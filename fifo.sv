==> flow/design.v <==
module fifo
   #(
    parameter DATA_WIDTH=8,  
              ADDR_WIDTH=4   
   )
   (
    input  logic clk, reset,
    input  logic rd, wr,
    input  logic [DATA_WIDTH-1:0] w_data,
    output logic empty, full,
    output logic [DATA_WIDTH-1:0] r_data
   );
   logic [ADDR_WIDTH-1:0] w_addr, r_addr;
   logic wr_en, full_tmp;
	assign wr_en = wr;
   assign full = full_tmp;
   fifo_ctrl #(.ADDR_WIDTH(ADDR_WIDTH)) c_unit
      (.*, .full(full_tmp));
   reg_file 
      #(.DATA_WIDTH(DATA_WIDTH), .ADDR_WIDTH(ADDR_WIDTH)) f_unit (.*);
endmodule
module fifo_ctrl
   #(
    parameter ADDR_WIDTH=4   
   )
   (
    input  logic clk, reset,
    input  logic rd, wr,
    output logic empty, full,
    output logic [ADDR_WIDTH-1:0] w_addr,
    output logic [ADDR_WIDTH-1:0] r_addr
   );
   logic [ADDR_WIDTH-1:0] w_ptr_logic, w_ptr_next, w_ptr_succ;
   logic [ADDR_WIDTH-1:0] r_ptr_logic, r_ptr_next, r_ptr_succ;
   logic full_logic, empty_logic, full_next, empty_next;
   always_ff @(posedge clk, posedge reset)
      if (reset)
         begin
            w_ptr_logic <= 0;
            r_ptr_logic <= 0;
            full_logic <= 1'b0;
            empty_logic <= 1'b1;
         end
      else
         begin
            w_ptr_logic <= w_ptr_next;
            r_ptr_logic <= r_ptr_next;
            full_logic <= full_next;
            empty_logic <= empty_next;
         end
   always_comb 
   begin
      w_ptr_succ = w_ptr_logic + 1;
      r_ptr_succ = r_ptr_logic + 1;
      w_ptr_next = w_ptr_logic;
      r_ptr_next = r_ptr_logic;
      full_next = full_logic;
      empty_next = empty_logic;
      unique case ({wr, rd})
         2'b01:  
            if (~empty_logic)  
               begin
                  r_ptr_next = r_ptr_succ;
                  full_next = 1'b0;
                  if (r_ptr_succ==w_ptr_logic)
                     empty_next = 1'b1;
               end
         2'b10:  
            if (~full_logic)  
               begin
                  w_ptr_next = w_ptr_succ;
                  empty_next = 1'b0;
                  if (w_ptr_succ==r_ptr_logic)
                     full_next = 1'b1;
               end
         2'b11:  
            begin
               w_ptr_next = w_ptr_succ;
               r_ptr_next = r_ptr_succ;
            end
         default: ;   
      endcase
   end
   assign w_addr = w_ptr_logic;
   assign r_addr = r_ptr_logic;
   assign full = full_logic;
   assign empty = empty_logic;
endmodule
module reg_file
   #(
    parameter DATA_WIDTH = 8,  
              ADDR_WIDTH = 2   
   )
   (
    input  logic clk,
    input  logic wr_en,
    input  logic [ADDR_WIDTH-1:0] w_addr, r_addr,
    input  logic [DATA_WIDTH-1:0] w_data,
    output logic [DATA_WIDTH-1:0] r_data
   );
   logic [DATA_WIDTH-1:0] array_reg [0:2**ADDR_WIDTH-1];
   always_ff @(posedge clk)
      if (wr_en)
         array_reg[w_addr] <= w_data;
   assign r_data = array_reg[r_addr];
endmodule
# From RTL to reports: fifo
# What the tools print for fifo, step after step.
# Lines are those of the file above, counted from 1.
# Operators: Yosys type, input widths -> output width; for muxes data width and select width s.
# Cell names lack the library's common part.
# The mark n/a stands for no value.
# design
design	fifo
clk_port	clk
library	sky130hd
lib_corner	tt_025C_1v80

# Word-level counts
# Counts by Yosys on the flattened word-level netlist (proc, flatten, opt, wreduce; memories kept). Register bits leave out memories and registers merged into their read ports (data or address). Print and check cells are left out. Cells with the same type and inputs are merged into one.
# Memory sizes are those after Yosys's memory passes, which may raise the word count (mostly to a power of two), join words into wider ones and drop unused or constant bits.
# word_totals
ff_bits	10
ramBits	128
n_memories	1
in_bits	12
out_inout_bits	10
elab_cells	36
# op_classes
addsub	2
eq_ne	7
muxes	15
reduce_logical	7
# memory_table
memory	words	width	rd	write_ports	line_no	text
f_unit.array_reg	16	8	1	1	101	logic [DATA_WIDTH-1:0] array_reg [0:2**ADDR_WIDTH-1];
# ops
operator	count
$pmux 4 s2	2
$mux 4	3
$reduce_and 2->1	4
$add 4x1->4 const B	2
$eq 4x4->1	2
$mux 8	1
$mux 1	7
$reduce_bool 2->1	3
$eq 2x2->1 const B	2
$ne 2x2->1 const B	2
$pmux 1 s2	2
$eq 2x1->1 const B	1

# Logic depth
# Depth = most cells in a row (Yosys ltp): at word level without a register or memory, in the mapped netlist without a sequential cell, where the memories' decode and read muxes count.
# depth
word_depth	5
abc_area	0
ltp_mapped	7
ltp_nobuf	5

# After synthesis
# Yosys stat after the flow's synthesis: flattened, memories mapped to cells. It holds for the ABC_AREA given above (unset counts as 0); a run with the other value may have another netlist.
# Totals and module areas in this step are rounded.
# types
cell_type	count	type_area_um2
edfxtp_1	128	3.84E+03
mux4_2	16	360.346
mux2i_1	32	320.307
dfrtp_1	9	225.216
a221oi_2	6	90.086
a221oi_1	10	87.584
and2_1	13	81.328
xor2_1	9	78.826
buf_6	6	67.565
ha_1	5	62.56
a22oi_1	8	60.058
xnor2_1	6	52.55
nand2_1	13	48.797
o21ai_0	8	40.038
dfstp_2	1	26.275
inv_1	7	26.275
mux2_2	2	22.522
buf_2	4	20.019
# Not listed: further types 17, cells in them 28.
# synth_totals
mapped_cells	311
yosys_area_um2	5700
seqArea_um2	4100
ff_cells	138
buffers	16
# By module: a second synthesis without flattening, with its own total; a netlist apart from the flattened one above.
# unflattened
hier_cells	269
area_unflattened_um2	5600
# Each row is one instance without its submodules.
# modules
mod	instances	n_cells	area_um2	seq_area_um2
reg_file	1	221	5000	3800
fifo_ctrl #(ADDR_WIDTH=4)	1	48	570	250
fifo	1	0	0.0	0.0

# Timing after synthesis
# OpenSTA on the mapped netlist: ideal clock, no wires. The path of least setup slack (recovery checks aside). Input and output delay are each 20% of the period. Register names are those of the netlist, which keeps one name where synthesis merged equal registers.
# synth_timing
path_kind	register -> register
startpoint	register c_unit.w_ptr_logic[0]
endpoint	memory f_unit.array_reg[3][0]
period_ps	2190
setup_time_ps	395
t_first_pin_ps	0
arrival_ps	1629
required_time_ps	1795
setup_slack_ps	167
path_delay_ps	2024
path_stages	4
n_path_buf	0
period_less_setup_slack_ps	2023
# "path_delay_ps" is the arrival time less input delay plus setup time.
# "path_stages" counts driving pins, that of a launching flip-flop among them; a cell with two outputs on the path counts twice.
# "period_less_setup_slack_ps" is the clock period less the worst setup slack; recovery checks do not enter. This is arithmetic on one report: input and output delays are still those of the set period (20% each).
# The rows between start and end are the longest chain of elaborated cells between them; the timing report does not say that the signal goes this way. Where chains are equally long, one stands for them.
# A line is the first line of the expression or statement that the cell stems from. Yosys adds cells for indexed reads and writes and turns some case tables into memories.
# synth_via
path_cell_list	dfrtp_1 > ha_1 > inv_1 > nor4_1
elab_chain_cells	1
cells_between	1
cone_lines	1
cone_classes	1 x mux
# synth_lines
element	line_no	text
start, declared	33	logic [ADDR_WIDTH-1:0] w_ptr_logic, w_ptr_next, w_ptr_succ;
start, assigned	39	w_ptr_logic <= 0;
start, assigned	46	w_ptr_logic <= w_ptr_next;
$mux 4	103	if (wr_en)
end, declared	101	logic [DATA_WIDTH-1:0] array_reg [0:2**ADDR_WIDTH-1];

# Timing after layout
# Path of least setup slack in the final report of stored run 1 (OpenROAD, finished layout, wires in). Where an end is a register, its clock arrival counts in the times.
# The path's times are printed in steps of 10 ps; the period is the one set.
# layout_timing
path_kind	register -> output
startpoint	register c_unit.r_ptr_logic[0]
endpoint	output port r_data[2]
period_ps	2670
out_delay_ps	530
t_first_pin_ps	410
arrival_ps	2130
required_time_ps	2140
setup_slack_ps	10
path_stages	8
n_path_buf	3
# The rows between start and end are the longest chain of elaborated cells between them; the timing report does not say that the signal goes this way. Where chains are equally long, one stands for them.
# The chain passes a memory read, where the word-level depth is cut; so it can be longer than that depth.
# layout_via
path_cell_list	dfrtp_2 > buf_4 > buf_12 > mux2i_2 > a221oi_2 > a22oi_1 > nand2_1 > buf_2
elab_chain_cells	1
cells_between	1
cone_lines	1
cone_classes	1 x memory
# layout_lines
element	line_no	text
start, declared	34	logic [ADDR_WIDTH-1:0] r_ptr_logic, r_ptr_next, r_ptr_succ;
start, assigned	40	r_ptr_logic <= 0;
start, assigned	47	r_ptr_logic <= r_ptr_next;
$mem_v2 16x8	101	logic [DATA_WIDTH-1:0] array_reg [0:2**ADDR_WIDTH-1];
end, declared	11	output logic [DATA_WIDTH-1:0] r_data

# Module fifo, platform sky130hd: 2 stored runs of the flow (Yosys, OpenROAD) with differing settings, in no particular order. Input and output delays are each 20% of the period that was set; the output load is 0.01 pF.
# "period_less_ws_ps" = clock period - worst setup slack. The figure is calculated, with input and output delays left at 20% of the set period.
# "worstPathTime_ps" is the time allowed to the run's worst setup path (the clock period less input and output delay, where it has them) less its slack. Clock arrival times count: a late capture clock shortens it, a late launch clock lengthens it.
# "design_power_uw" is the tool's figure for a default switching activity; nothing was simulated.
# "worstPathTime_ps" is given in steps of 10 ps.
# Values from the reports are rounded here.
# Settings: - = not set for that run.
setting or result,stored run 1,stored run 2
period_ns,2.67,2.46
CORE_UTILIZATION,43,46
SETUP_SLACK_MARGIN,0.0,0.7
PLACE_DENSITY,0.82,-
CORE_MARGIN,10,7
CELL_PAD_IN_SITES_DETAIL_PLACEMENT,1,-
TNS_END_PERCENT,35,40
ABC_AREA,0,1
CTS_CLUSTER_SIZE,78,71
CAP_MARGIN,30,20
MIN_ROUTING_LAYER,met1,met1
SLEW_MARGIN,20,30
PLACE_DENSITY_LB_ADDON,-,0.24
CORE_ASPECT_RATIO,-,0.57
CELL_PAD_IN_SITES_GLOBAL_PLACEMENT,-,1
GPL_TIMING_DRIVEN,-,0
GPL_ROUTABILITY_DRIVEN,-,0
finalCellArea_um2,6900,7400
setupTns_ps,0,0
design_power_uw,8300,9500
die_area_um2,18000,16000
yosys.chip_area_um2,5700,5800
period_less_ws_ps,2662,2372
setup_ws_ps,8,88
worstPathTime_ps,2130,1880
worst_setup_path_type,register -> output,register -> output
final_util_frac,0.54,0.61
