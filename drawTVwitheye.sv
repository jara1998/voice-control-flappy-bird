==> flow/design.v <==
module drawTVwitheye (clkf, reset, x, y, llx, trx, lly, try);
	input logic clkf, reset;
	output logic [10:0] x, y;
	input logic [10:0] llx, lly, trx, try;
	logic [10:0] eye1x,eye1y,eye2x, eye2y;
	assign eye1x = (trx - llx) / 2 + 2 + llx;
	assign eye2x = (trx - llx) / 2 - 2 + llx;
	assign eye1y = (try - lly) / 2 + lly;
	always_ff @(posedge clkf) begin
		if (~reset) begin
			x <= llx;
			y <= lly;
		end
		else if (x == eye1x || x == eye2x) begin
			if (y == eye1y) y <= y + 2;
			else y <= y + 1;
		end
		else if (y < try)
			y <= y + 1;
		else if (x < trx) begin
			y <= lly;
			x <= x + 1;
		end
		else begin
			x <= llx;
			y <= lly;
		end
	end
endmodule
From RTL to reports: drawTVwitheye
The steps from the RTL of drawTVwitheye to its reports follow in flow order. Lines are those of the file above, counted from 1. Cell names lack the library's common part. A cell with -- has no value.

Top: drawTVwitheye. Clock input: clkf. Cell library: sky130hd. Corner: tt_025C_1v80.

Word level
Yosys after proc, flatten, opt, wreduce and memory -nomap, before mapping. Memory bits, and registers merged into a memory's read port (data or address), are not among the register bits. Print and check cells are not counted. Equal cells are merged and count once.

The figure for equal/unequal tests is 5. For add/subtract/negate cells the number is 10. For reductions and logical operators the number is 2. Mux-type cells: 8. For magnitude comparators the number is 2.

Operator list (number): 11-bit two-way mux (8); 11-bit adder (3); 11-bit equality test (3); 11-bit by 11-bit subtractor with 12-bit output (2); 11-bit by 1-bit adder with 11-bit output (second input constant) (2); 11-bit < comparator (2); 11-bit by 2-bit adder with 11-bit output (second input constant) (2); 11-bit by 2-bit subtractor with 11-bit output (second input constant) (1); 2-bit != test (second input constant) (2); 2-bit AND reduction (1); 1-bit logical OR (1).

The entry for bits of input ports reads 46. For register bits after elaboration the number is 22. The figure for elaborated cells is 29. For output and inout bits the number is 22.

Logic depth
Depth = most cells in a row (Yosys ltp): at word level without a register or memory, in the mapped netlist without a sequential cell, where the memories' decode and read muxes count.

For depth after elaboration the number is 7. The figure for ABC_AREA is 0. Mapped depth: 26. The entry for gate-level depth less buffers reads 25.

Mapped cells and area
Source: synth_stat.txt of the flow (Yosys; design flattened, memories mapped). It holds for the ABC_AREA given above (unset counts as 0); a run with the other value may have another netlist. Totals and module areas in this step are rounded.

Cell types: ha_1 (number 88, total area 1.1E+03 sq um); xnor2_1 (number 50, total area 437.92 sq um); edfxtp_1 (number 12, total area 360.346 sq um); inv_1 (number 80, total area 300.288 sq um); xor2_1 (number 32, total area 280.269 sq um); dfxtp_1 (number 10, total area 200.192 sq um); a21oi_1 (number 37, total area 185.178 sq um); nand2_1 (number 38, total area 142.637 sq um); mux2i_1 (number 14, total area 140.134 sq um); nor2_1 (number 35, total area 131.376 sq um); a21o_1 (number 14, total area 105.101 sq um); nand3_1 (number 21, total area 105.101 sq um); fa_1 (number 5, total area 100.096 sq um); o21a_1 (number 12, total area 90.086 sq um); o21ai_0 (number 18, total area 90.086 sq um); nand2b_1 (number 11, total area 68.816 sq um); nor2b_1 (number 9, total area 56.304 sq um); o211ai_1 (number 7, total area 52.55 sq um).

Other cell types: 48; their cells: 115.

The entry for buffer cells reads 9. Under area of sequential cells stands 560.5 sq um. For synthesis area the number is 4787 sq um. Under mapped cells stands 608. For flip-flop cells the number is 22.

Path before layout
Source: OpenSTA report_checks on the synthesized netlist (no wires, ideal clock, input and output delay 20% of the period each), path of least setup slack; recovery checks are left aside. Register names are those of the netlist, which keeps one name where synthesis merged equal registers.

Path kind: input -> register. From: input port llx[2]. To: register y[0]. Period: 7.69 ns. For external input delay the number is 1.538 ns. The figure for arrival is 5.460 ns. Under setup time stands 0.267 ns. Launch time at the first pin: 1.538 ns. The entry for slack reads 1.964 ns. Under delay of the path stands 4.189 ns. The entry for stages on the path reads 25. The entry for data required time reads 7.423 ns. The entry for buffers on the path reads 1. The entry for synthesis period reached reads 5.726 ns.

"delay of the path" = arrival - input delay + setup time. "stages on the path" counts driving pins, that of a launching flip-flop among them; a cell with two outputs on the path counts twice. "synthesis period reached" = period - worst setup slack (recovery checks aside). The figure is calculated, with input and output delays left at 20% of the set period. The rows between start and end are the longest chain of elaborated cells between them; the timing report does not say that the signal goes this way. Where chains are equally long, one stands for them. A line is the first line of the expression or statement that the cell stems from. Yosys adds cells for indexed reads and writes and turns some case tables into memories. At most two assigning lines are given for a register; there are more.

Path through: inv_1 > ha_1 > nor2b_1 > o21ai_0 > nand2_1 > a21o_1 > a21o_1 > a21oi_1 > o21bai_1 > a21oi_1 > o21ai_0 > xnor2_1 > ha_1 > inv_1 > ha_1 > a21o_1 > a41oi_1 > xnor2_1 > nand3_1 > and2_1 > a32o_1 > nand2b_1 > buf_4 > inv_4 > o31ai_1. The entry for cells in the longest elaborated chain reads 7. Under elaborated cells on any way between the ends stands 10. Those cells by class: add/sub: 5; eq/ne: 2; mux: 2; reduce/logical: 1.

Ends and longest elaborated chain, after synthesis: start: declaration (line 4) `input logic [10:0] llx, lly, trx, try;`; 11-bit by 11-bit subtractor with 12-bit output (line 6) `assign eye1x = (trx - llx) / 2 + 2 + llx;`; 11-bit by 2-bit adder with 11-bit output (line 6); 11-bit adder (line 6); 11-bit equality test (line 14) `else if (x == eye1x || x == eye2x) begin`; 1-bit logical OR (line 14); 11-bit two-way mux (line 14); 11-bit two-way mux (line 10) `if (~reset) begin`; end: assignment (line 12) `y <= lly;`; end: assignment (line 15) `if (y == eye1y) y <= y + 2;`; end: declaration (line 3) `output logic [10:0] x, y;`.

Timing after layout
From the final timing report of flow run A: the path of least setup slack in the routed layout; clock arrival at registers is part of the times.

Path kind: input -> register. From: input port trx[2]. To: register y[7]. For external input delay the number is 0.88 ns. Under setup time stands 0.11 ns. Period: 4.4 ns. The entry for data required time reads 4.55 ns. The entry for stages on the path reads 25. The figure for arrival is 5.20 ns. The entry for slack reads -0.65 ns. Launch time at the first pin: 0.88 ns. The entry for buffers on the path reads 3.

The rows between start and end are the longest chain of elaborated cells between them; the timing report does not say that the signal goes this way. Where chains are equally long, one stands for them. At most two assigning lines are given for a register; there are more.

Path through: clkdlybuf4s15_2 > ha_4 > a21oi_4 > o21ai_2 > a41oi_2 > buf_4 > nand2b_1 > a21oi_2 > o21bai_1 > a21oi_1 > xnor2_1 > inv_1 > ha_4 > inv_1 > ha_4 > o21a_1 > nor2_1 > or3_4 > and2_4 > nor3b_2 > a32o_2 > nand2b_4 > inv_8 > buf_6 > a221o_1. The entry for cells in the longest elaborated chain reads 7. Under elaborated cells on any way between the ends stands 10. Those cells by class: add/sub: 5; eq/ne: 2; mux: 2; reduce/logical: 1.

Ends and longest elaborated chain, post-layout: start: declaration (line 4) `input logic [10:0] llx, lly, trx, try;`; 11-bit by 11-bit subtractor with 12-bit output (line 6) `assign eye1x = (trx - llx) / 2 + 2 + llx;`; 11-bit by 2-bit adder with 11-bit output (line 6); 11-bit adder (line 6); 11-bit equality test (line 14) `else if (x == eye1x || x == eye2x) begin`; 1-bit logical OR (line 14); 11-bit two-way mux (line 14); 11-bit two-way mux (line 10) `if (~reset) begin`; end: assignment (line 12) `y <= lly;`; end: assignment (line 15) `if (y == eye1y) y <= y + 2;`; end: declaration (line 3) `output logic [10:0] x, y;`.

Add stored flow runs of drawTVwitheye

Stored flow runs of drawTVwitheye (2 of them; Yosys, OpenROAD, sky130hd). They differ in their settings and are not a sequence. Constraints: input delay and output delay 20% of the set period each, output load 0.01 pF. By "reached clock period" is meant the clock period of the run minus its worst setup slack. This is arithmetic on one report: input and output delays are still those of the set period (20% each). "time used up by the worst setup path" means the part of the period allowed to the worst setup path (the constraints hold back 20% at inputs and 20% at outputs) less its slack; where the path has registers, the arrival times of their clocks count too. "total power after layout" is the tool's figure for a default switching activity; nothing was simulated. The measured numbers are rounded.

Files of flow run A:
==> flow/run.sh <==
#!/bin/bash
# the make line also repeats the synthesis and layout settings of config.mk as NAME=value (left out here)
make -C /OpenROAD-flow-scripts/flow DESIGN_CONFIG=/design/flow/config.mk WORK_HOME=/design/flow/orfs CLKGATE_MAP_FILE= finish
==> flow/config.mk <==
export PLATFORM = sky130hd
export DESIGN_NAME = drawTVwitheye
export DESIGN_NICKNAME = drawTVwitheye
export VERILOG_FILES = /design/flow/design.v
export SDC_FILE = /design/flow/constraint.sdc
export NUM_CORES = 4
export LEC_CHECK = 0
export CAP_MARGIN = 15
export CORE_MARGIN = 9
export CORE_UTILIZATION = 21
export CTS_CLUSTER_DIAMETER = 138
export GPL_ROUTABILITY_DRIVEN = 0
export GPL_TIMING_DRIVEN = 1
export HOLD_SLACK_MARGIN = 0.06
export MIN_ROUTING_LAYER = met2
export PLACE_DENSITY = 0.66
export SLEW_MARGIN = 20
==> flow/constraint.sdc <==
create_clock -name core_clock -period 4.4 [get_ports {clkf}]
set_input_delay 0.8800 -clock core_clock [delete_from_list [all_inputs] [get_ports {clkf}]]
set_output_delay 0.8800 -clock core_clock [all_outputs]
set_load 0.01 [all_outputs]

Results of flow run A. The cell area after synthesis is 4,787 sq um. The measured full die area is 28,550 sq um. For the standard-cell area of the final layout the run shows 7,735 sq um. The setup slack of the critical path stands at -0.648 ns. The worst hold slack in the final report comes to 0.655 ns. The total power after layout comes to 3,041 µW. For the reached clock period the run shows 5.048 ns. For the time used up by the worst setup path the run shows 4.17 ns. Worst setup path type: input -> register.

Files of flow run B:
==> flow/run.sh <==
#!/bin/bash
# the make line also repeats the synthesis and layout settings of config.mk as NAME=value (left out here)
make -C /OpenROAD-flow-scripts/flow DESIGN_CONFIG=/design/flow/config.mk WORK_HOME=/design/flow/orfs CLKGATE_MAP_FILE= finish
==> flow/config.mk <==
export PLATFORM = sky130hd
export DESIGN_NAME = drawTVwitheye
export DESIGN_NICKNAME = drawTVwitheye
export VERILOG_FILES = /design/flow/design.v
export SDC_FILE = /design/flow/constraint.sdc
export NUM_CORES = 4
export LEC_CHECK = 0
export CAP_MARGIN = 20
export CORE_MARGIN = 2
export CORE_UTILIZATION = 40
export SLEW_MARGIN = 20
==> flow/constraint.sdc <==
create_clock -name core_clock -period 3.6 [get_ports {clkf}]
set_input_delay 0.7200 -clock core_clock [delete_from_list [all_inputs] [get_ports {clkf}]]
set_output_delay 0.7200 -clock core_clock [all_outputs]
set_load 0.01 [all_outputs]

Results of flow run B. The cell area after synthesis is 4,787 sq um. The measured full die area is 12,860 sq um. For the standard-cell area of the final layout the run shows 7,531 sq um. The setup slack of the critical path stands at -1.173 ns. The worst hold slack in the final report comes to 0.654 ns. The total power after layout comes to 3,560 µW. For the reached clock period the run shows 4.773 ns. For the time used up by the worst setup path the run shows 4.05 ns. Worst setup path type: input -> register.
